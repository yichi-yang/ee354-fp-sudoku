==> flow/design.v <==
module SudokuSolver (Prev, Next, Enter, Start, Clk, Reset, InputValue,
                    Init, Load, Forward, Check, Back, Disp, Fail,
                    Row, Col, OutputValue, OutputAttempt, Single, OutputFixed);
input Prev, Next, Enter, Start, Clk, Reset, Single;
input [3:0] InputValue;
output Init, Load, Forward, Check, Back, Disp, Fail;
output [3:0] Row, Col;
output [3:0] OutputValue, OutputAttempt;
output OutputFixed;
reg [6:0] state;
reg [3:0] Row, Col, rowNext, colNext, rowPrev, colPrev;
reg [3:0] OutputValue, OutputAttempt;
reg [8:0] inputOneHot;
reg [8:0] sudoku [8:0][8:0];
reg fixed [8:0][8:0];
reg [8:0] attempt, nextAttempt;
localparam
INIT    = 7'b0000001,
LOAD    = 7'b0000010,
FORWARD = 7'b0000100,
CHECK   = 7'b0001000,
BACK    = 7'b0010000,
DISP    = 7'b0100000,
FAIL    = 7'b1000000;
assign {Fail, Disp, Back, Check, Forward, Load, Init} = state;
assign OutputFixed = fixed[Row][Col];
always @(Row, Col)
    begin
        if(Col == 8)
            begin
                colNext <= 0;
                if(Row == 8)
                    rowNext <= 0;
                else
                    rowNext <= Row + 1;
            end
        else
            begin
                colNext <= Col + 1;
                rowNext <= Row;
            end
        if(Col == 0)
            begin
                colPrev <= 8;
                if(Row == 0)
                    rowPrev <= 8;
                else
                    rowPrev <= Row - 1;
            end
        else
            begin
                colPrev <= Col - 1;
                rowPrev <= Row;
            end
    end
always @ (InputValue) 
    begin : INPUT_TO_ONE_HOT
        case (InputValue) 
            4'b0001: inputOneHot = 9'b000000001;  
            4'b0010: inputOneHot = 9'b000000010;  
            4'b0011: inputOneHot = 9'b000000100;  
            4'b0100: inputOneHot = 9'b000001000;  
            4'b0101: inputOneHot = 9'b000010000;  
            4'b0110: inputOneHot = 9'b000100000;  
            4'b0111: inputOneHot = 9'b001000000;  
            4'b1000: inputOneHot = 9'b010000000;  
            4'b1001: inputOneHot = 9'b100000000;  
            default: inputOneHot = 9'b000000000;  
        endcase
    end
always @ (*)
    begin
        case (sudoku[Row][Col]) 
            9'b000000001: OutputValue = 4'b0001;  
            9'b000000010: OutputValue = 4'b0010;  
            9'b000000100: OutputValue = 4'b0011;  
            9'b000001000: OutputValue = 4'b0100;  
            9'b000010000: OutputValue = 4'b0101;  
            9'b000100000: OutputValue = 4'b0110;  
            9'b001000000: OutputValue = 4'b0111;  
            9'b010000000: OutputValue = 4'b1000;  
            9'b100000000: OutputValue = 4'b1001;  
            default:      OutputValue = 4'b0000;  
        endcase
    end
always @ (attempt)
    begin
        case (attempt) 
            9'b000000001: OutputAttempt = 4'b0001;  
            9'b000000010: OutputAttempt = 4'b0010;  
            9'b000000100: OutputAttempt = 4'b0011;  
            9'b000001000: OutputAttempt = 4'b0100;  
            9'b000010000: OutputAttempt = 4'b0101;  
            9'b000100000: OutputAttempt = 4'b0110;  
            9'b001000000: OutputAttempt = 4'b0111;  
            9'b010000000: OutputAttempt = 4'b1000;  
            9'b100000000: OutputAttempt = 4'b1001;  
            default:      OutputAttempt = 4'b0000;  
        endcase
    end
always @ (attempt) 
    begin : ONE_HOT_INCREMENTER
        case (attempt) 
            9'b000000001: nextAttempt = 9'b000000010;  
            9'b000000010: nextAttempt = 9'b000000100;  
            9'b000000100: nextAttempt = 9'b000001000;  
            9'b000001000: nextAttempt = 9'b000010000;  
            9'b000010000: nextAttempt = 9'b000100000;  
            9'b000100000: nextAttempt = 9'b001000000;  
            9'b001000000: nextAttempt = 9'b010000000;  
            9'b010000000: nextAttempt = 9'b100000000;  
            default:      nextAttempt = 9'bxxxxxxxxx;
        endcase
    end
always @(posedge Clk, posedge Reset) 
  begin  : CU_n_DU
    if (Reset)
       begin : RESET_STATE_MACHINE
            reg [3:0] i, j;
            state <= INIT;
            Row <= 4'bxxxx;
            Col <= 4'bxxxx;
            rowNext <= 4'bxxxx;
            colNext <= 4'bxxxx;
            rowPrev <= 4'bxxxx;
            colPrev <= 4'bxxxx;
            OutputValue <= 4'bxxxx;
            OutputAttempt <= 4'bxxxx;
            inputOneHot <= 9'bxxxxxxxxx;
            attempt <= 9'bxxxxxxxxx;
            nextAttempt <= 9'bxxxxxxxxx;
            for (i = 0; i <= 8; i = i + 1)
                begin 
                    for (j = 0; j <= 8; j = j + 1)
                        begin
                            sudoku[i][j] <= 9'bxxxxxxxxx;
                            fixed[i][j] <= 1'bx;
                        end
                end
       end
    else
        begin
            (* full_case, parallel_case *)
            case (state)
                INIT: 
                    begin: INIT_STATE
                        reg [3:0] i, j;
                        state <= LOAD;
                        Col <= 0;
                        Row <= 0;
                        for (i = 0; i <= 8; i = i + 1)
                            begin 
                                for (j = 0; j <= 8; j = j + 1)
                                    begin
                                        sudoku[i][j] <= 0;
                                        fixed[i][j] <= 0;
                                    end
                            end
                    end
                LOAD:
                    begin
                        if(Start)
                            state <= FORWARD;
                        if(Next)
                            begin
                                Row <= rowNext;
                                Col <= colNext;
                            end
                        if(Prev)
                            begin
                                Row <= rowPrev;
                                Col <= colPrev;
                            end
                        if(Enter)
                            begin
                                sudoku[Row][Col] <= inputOneHot;
                                if(inputOneHot == 9'b0)
                                    fixed[Row][Col] <= 1'b0;
                                else
                                    fixed[Row][Col] <= 1'b1;
                            end
                        if(Start)
                            begin
                                Row <= 0;
                                Col <= 0;
                            end
                    end
                FORWARD:
                    begin
                        if(fixed[Row][Col] == 1'b0 && fixed[Row][Col] == 1'b0)
                            state <= CHECK;
                        if(fixed[Row][Col] == 1'b1 && Row == 8 && Col == 8)
                            state <= DISP;
                        if(fixed[Row][Col] == 1'b1)
                            begin
                                Row <= rowNext;
                                Col <= colNext;
                            end
                        else
                            attempt <= 9'b000000001;
                        if(fixed[Row][Col] == 1'b1 && Row == 8 && Col == 8)
                            begin
                                Row <= 0;
                                Col <= 0;
                            end
                    end
                CHECK:
                    begin: VALIDATE_ATTEMPT
                        reg isValid;
                        reg [3:0] i, j;
                        reg [8:0] rowMask, colMask;
                        isValid = 1'b1;
                        for(i = 0; i < 9; i = i + 1)
                            begin
                                if(sudoku[Row][i] & attempt || sudoku[i][Col] & attempt)
                                    isValid = 1'b0;
                            end
                        if(Row < 3)
                            rowMask = 9'b000000111;
                        else if(Row < 6)
                            rowMask = 9'b000111000;
                        else
                            rowMask = 9'b111000000;
                        if(Col < 3)
                            colMask = 9'b000000111;
                        else if(Col < 6)
                            colMask = 9'b000111000;
                        else
                            colMask = 9'b111000000;
                        for(i = 0; i < 9; i = i + 1)
                            begin
                                for(j = 0; j < 9; j = j + 1)
                                    begin
                                        if(rowMask[i] && colMask[j] && (sudoku[i][j] & attempt))
                                            isValid = 1'b0;
                                    end
                            end                                
                        if(!Single || Enter)
                            begin
                                if(isValid && !(Row == 8 && Col == 8))
                                    state <= FORWARD;
                                if(isValid && Row == 8 && Col == 8)
                                    state <= DISP;
                            end
                        if(!isValid && attempt[8])  
                            begin
                                if(Row == 0 && Col == 0)  
                                    state <= FAIL;
                                else
                                    state <= BACK;
                            end
                        if(!Single || Enter)
                            begin
                                if(isValid)
                                    sudoku[Row][Col] <= attempt;
                                if(isValid && !(Row == 8 && Col == 8))
                                    begin
                                        Row <= rowNext;
                                        Col <= colNext;
                                    end
                                if(isValid && Row == 8 && Col == 8)
                                    begin
                                        Row <= 0;
                                        Col <= 0 ;
                                    end
                            end
                        if(!isValid && attempt[8])  
                            begin
                                Row <= rowPrev;
                                Col <= colPrev;
                                attempt <= sudoku[rowPrev][colPrev];  
                            end
                        if(!isValid && !attempt[8])  
                            attempt <= nextAttempt;
                    end
                BACK:
                    begin: BACKTRACK
                        reg usable;
                        if(fixed[Row][Col] == 1'b0 && sudoku[Row][Col] != 9'b100000000)
                            usable = 1'b1;
                        else
                            usable = 1'b0;
                        if(usable)  
                            state <= CHECK;
                        if(Row == 0 && Col == 0 && !usable)
                            state <= FAIL;
                        if(fixed[Row][Col] == 1'b0)
                            sudoku[Row][Col] <= 9'b0;
                        if(usable)
                            begin
                                attempt <= nextAttempt;  
                            end
                        else  
                            begin
                                Row <= rowPrev;
                                Col <= colPrev;
                                attempt <= sudoku[rowPrev][colPrev];  
                            end
                    end
                DISP:
                    begin
                        if(Start)
                            state <= INIT;
                        if (Next)
                            begin
                                Row <= rowNext;
                                Col <= colNext;
                            end
                        if (Prev)
                            begin 
                                Row <= rowPrev;
                                Col <= colPrev;
                            end
                    end
                FAIL:
                    begin
                        if(Start)
                            state <= INIT;
                    end
        endcase
    end 
  end
endmodule   
# --- Tool chain data of SudokuSolver ---
# Tool output for the design above, in the order of the flow.
# Line numbers count from 1 in the design file above.
# Library cell names are shortened.
setup:
  design: "SudokuSolver"
  clock: "Clk"
  lib: "sky130hd"
  pvt_corner: "tt_025C_1v80"

# --- Elaborated design ---
# Counts by Yosys on the flattened word-level netlist (proc, flatten, opt, wreduce). Print and check cells are left out.
bits:
  regBits: 834
  latchBits: 0
  ramBits: 0
  rom_bits: 0
  clocked_rd_ports_x_width: 0
  mem_count: 0
  inputBits: 11
  out_inout_bits: 24
  wordCells: 3353
classes:
  add_sub_neg: 19
  mul: 1
  n_div: 0
  cmp: 4
  n_eq: 1787
  shift: 0
  mux: 895
  logic: 101
  reduce_logical: 380
op_table:
  columns: ["cell", "n"]
  rows:
  - ["parallel mux 9 bit (select 81 bit)", 19]
  - ["equality test 7 x 6 -> 1 bit (second input constant)", 609]
  - ["two-way mux 9 bit", 432]
  - ["equality test 7 bit (second input constant)", 324]
  - ["parallel mux 9 bit (select 3 bit)", 81]
  - ["equality test 7 x 5 -> 1 bit (second input constant)", 305]
  - ["equality test 7 x 4 -> 1 bit (second input constant)", 153]
  - ["bitwise AND 9 bit", 99]
  - ["logical AND 1 x 9 -> 1 bit", 81]
  - ["AND reduction 8 bit", 81]
  - ["equality test 7 x 3 -> 1 bit (second input constant)", 77]
  - ["inequality test 2 bit (second input constant)", 220]
  - ["equality test 7 x 2 -> 1 bit (second input constant)", 39]
  - ["two-way mux 1 bit", 257]
  - ["AND reduction 3 bit", 82]
  - ["parallel mux 1 bit (select 2 bit)", 81]
  - ["equality test 7 x 1 -> 1 bit (second input constant)", 20]
  - ["zero test 7 bit", 19]
  - ["logical AND 1 bit", 92]
  - ["logical OR 9 bit", 9]
  - ["parallel mux 1 bit (select 81 bit)", 1]
  - ["two-way mux 7 bit", 11]
  - ["inequality test 2 x 1 -> 1 bit (second input constant)", 31]
  - ["parallel mux 7 bit (select 6 bit)", 1]
  - ["two-way mux 4 bit", 10]
  - ["parallel mux 4 bit (select 5 bit)", 2]
  - ["multiplier 5 x 5 -> 7 bit (second input constant)", 1]
  - ["adder 6 x 7 -> 7 bit (first input constant)", 4]
# Other operator kinds: 27; their cells: 46.

# --- Depth ---
# Depth = most cells in a row (Yosys ltp): at word level without a register or memory, in the mapped netlist without a sequential cell, where the memories' decode and read muxes count.
logic_depth:
  ltp_word: 105
  ABC_AREA: 0
  ltp_mapped: 4
  mapped_depth_nobuf: 3

# --- After synthesis ---
# Source: synth_stat.txt of the flow (Yosys; design flattened, memories mapped). It holds for the ABC_AREA given above (unset counts as 0); a run with the other value may have another netlist.
synth_totals:
  cells: 57
  mapped_area_um2: 534.3
  sequential_area_um2: 201.4
  flip_flops: 8
  buf_cells: 21
types:
  columns: ["cell_type", "n", "type_area_um2"]
  rows:
  - ["dfrtp_1", 7, 175.168]
  - ["buf_4", 19, 142.637]
  - ["dfstp_2", 1, 26.275]
  - ["a22o_1", 2, 17.517]
  - ["a21boi_0", 2, 15.014]
  - ["nand3b_1", 2, 15.014]
  - ["buf_6", 1, 11.261]
  - ["inv_1", 3, 11.261]
  - ["nor2_1", 3, 11.261]
  - ["o41a_1", 1, 11.261]
  - ["nor3_1", 2, 10.01]
  - ["a31o_2", 1, 8.758]
  - ["a41oi_1", 1, 8.758]
  - ["nor4b_1", 1, 8.758]
  - ["o22a_1", 1, 8.758]
  - ["nand2_1", 2, 7.507]
  - ["o211ai_1", 1, 7.507]
  - ["a31oi_1", 1, 6.256]
# Not listed: further types 6, cells in them 6.

# --- Path before layout ---
# OpenSTA on the mapped netlist: ideal clock, no wires. The path of least setup slack (recovery checks aside). Input and output delay are each 20% of the period. Register names are those of the netlist, which keeps one name where synthesis merged equal registers.
synth_timing:
  path_kind: "reg-to-reg"
  from: "register state[0]"
  to: "register fixed"
  period_ns: 1.3
  setup_time_ns: 0.121
  t_first_pin_ns: 0.000
  arrival_time_ns: 1.186
  required_ns: 1.179
  path_slack_ns: -0.007
  delay_ns: 1.307
  path_stages: 5
  n_path_buf: 1
  period_less_setup_slack_ns: 1.307
# "delay_ns" is the arrival time less input delay plus setup time.
# "path_stages" counts driving pins, that of a launching flip-flop among them; a cell with two outputs on the path counts twice.
# "period_less_setup_slack_ns" = period - worst setup slack (recovery checks aside). The figure is calculated, with input and output delays left at 20% of the set period.
# Where an end lacks its bit number, it is one bit of the signal, or one of the new flip-flops if synthesis recoded a state register.
# The rows between start and end are the longest chain of elaborated cells between them; the timing report does not say that the signal goes this way. Where chains are equally long, one stands for them.
# A line is the first line of the expression or statement that the cell stems from. Yosys adds cells for indexed reads and writes and turns some case tables into memories.
# A register here has more assigning lines than the two given.
synth_via:
  path_cell_list: "dfstp_2 buf_2 inv_1 a31o_2 a22o_1"
  elab_chain_len: 3
  cells_between: 7
  cone_lines: 1
  classes_between: "eq/ne: 4; mux: 1; reduce/logical: 2"
synth_rtl:
  columns: ["item", "line_no", "rtl"]
  rows:
  - ["start: declaration", 10, "reg [6:0] state;"]
  - ["start: assignment", 120, "state <= INIT;"]
  - ["start: assignment", 148, "state <= LOAD;"]
  - ["equality test 7 x 2 -> 1 bit", 144, "case (state)"]
  - ["inequality test 2 x 1 -> 1 bit", null, null]
  - ["AND reduction 3 bit", null, null]
  - ["end: assignment", 137, "fixed[i][j] <= 1'bx;"]
  - ["end: assignment", 156, "fixed[i][j] <= 0;"]
  - ["end: declaration", 15, "reg fixed [8:0][8:0];"]

# --- Path in the finished layout ---
# From the final timing report of run B: the path of least setup slack in the routed layout; clock arrival at registers is part of the times.
layout_timing:
  path_kind: "reg-to-output"
  from: "register state[0]"
  to: "output port Init"
  period_ns: 2.52
  output_delay_ns: 0.50
  t_first_pin_ns: 0.25
  arrival_time_ns: 1.29
  required_ns: 2.02
  path_slack_ns: 0.73
  path_stages: 2
  n_path_buf: 1
# A register here has more assigning lines than the two given.
layout_via:
  path_cell_list: "dfstp_2 clkdlybuf4s50_1"
  elab_chain_len: 0
  cells_between: 0
  cone_lines: 0
layout_rtl:
  columns: ["item", "line_no", "rtl"]
  rows:
  - ["start: declaration", 10, "reg [6:0] state;"]
  - ["start: assignment", 120, "state <= INIT;"]
  - ["start: assignment", 148, "state <= LOAD;"]
  - ["end: declaration", 6, "output Init, Load, Forward, Check, Back, Disp, Fail;"]

Memo
Re: implementation data of SudokuSolver

Module SudokuSolver, platform sky130hd: 2 stored runs of the flow (Yosys, OpenROAD) with differing settings, in no particular order. Input and output delays are each 20% of the period that was set; the output load is 0.01 pF.
"worst_path_ns" is the time allowed to the run's worst setup path (the clock period less input and output delay, where it has them) less its slack. Clock arrival times count: a late capture clock shortens it, a late launch clock lengthens it.
"total_power_w" rests on the timing tool's default activity at the inputs, not on a simulated workload.

--- run A ---
==> flow/run.sh <==
#!/bin/bash
# the make line also repeats the synthesis and layout settings of config.mk as NAME=value (left out here)
make -C /OpenROAD-flow-scripts/flow DESIGN_CONFIG=/design/flow/config.mk WORK_HOME=/design/flow/orfs CLKGATE_MAP_FILE= finish
==> flow/config.mk <==
export PLATFORM = sky130hd
export DESIGN_NAME = SudokuSolver
export DESIGN_NICKNAME = SudokuSolver
export VERILOG_FILES = /design/flow/design.v
export SDC_FILE = /design/flow/constraint.sdc
export NUM_CORES = 4
export LEC_CHECK = 0
export ABC_AREA = 1
export CAP_MARGIN = 20
export CORE_MARGIN = 2
export CORE_UTILIZATION = 70
export GPL_TIMING_DRIVEN = 0
export MIN_ROUTING_LAYER = met2
export PLACE_DENSITY_LB_ADDON = 0.1
export SETUP_SLACK_MARGIN = -0.03
export SLEW_MARGIN = 40
export TNS_END_PERCENT = 80
==> flow/constraint.sdc <==
create_clock -name core_clock -period 1.95 [get_ports {Clk}]
set_input_delay 0.3900 -clock core_clock [delete_from_list [all_inputs] [get_ports {Clk}]]
set_output_delay 0.3900 -clock core_clock [all_outputs]
set_load 0.01 [all_outputs]

==> results, as YAML <==
outcome: "unfinished; error PDN-0185 in floorplanning"

--- run B ---
==> flow/run.sh <==
#!/bin/bash
# the make line also repeats the synthesis and layout settings of config.mk as NAME=value (left out here)
make -C /OpenROAD-flow-scripts/flow DESIGN_CONFIG=/design/flow/config.mk WORK_HOME=/design/flow/orfs CLKGATE_MAP_FILE= finish
==> flow/config.mk <==
export PLATFORM = sky130hd
export DESIGN_NAME = SudokuSolver
export DESIGN_NICKNAME = SudokuSolver
export VERILOG_FILES = /design/flow/design.v
export SDC_FILE = /design/flow/constraint.sdc
export NUM_CORES = 4
export LEC_CHECK = 0
export CAP_MARGIN = 20
export CELL_PAD_IN_SITES_GLOBAL_PLACEMENT = 0
export CORE_MARGIN = 2
export CORE_UTILIZATION = 31
export GPL_ROUTABILITY_DRIVEN = 0
export GPL_TIMING_DRIVEN = 0
export HOLD_SLACK_MARGIN = 0.28
export MAX_ROUTING_LAYER = met4
export SETUP_SLACK_MARGIN = 0.42
export SLEW_MARGIN = 20
export TNS_END_PERCENT = 25
==> flow/constraint.sdc <==
create_clock -name core_clock -period 2.52 [get_ports {Clk}]
set_input_delay 0.5040 -clock core_clock [delete_from_list [all_inputs] [get_ports {Clk}]]
set_output_delay 0.5040 -clock core_clock [all_outputs]
set_load 0.01 [all_outputs]

==> results, as YAML <==
results:
  setupTns_ns: 0.000
  synth_chip_area_um2: 534.3
  total_die_area_um2: 2071.6
  worst_path_ns: 1.29
  critical_path_type: "reg-to-output"
  util_frac: 0.474
  setup_ws_ns: 0.726
  total_power_w: 0.0002803
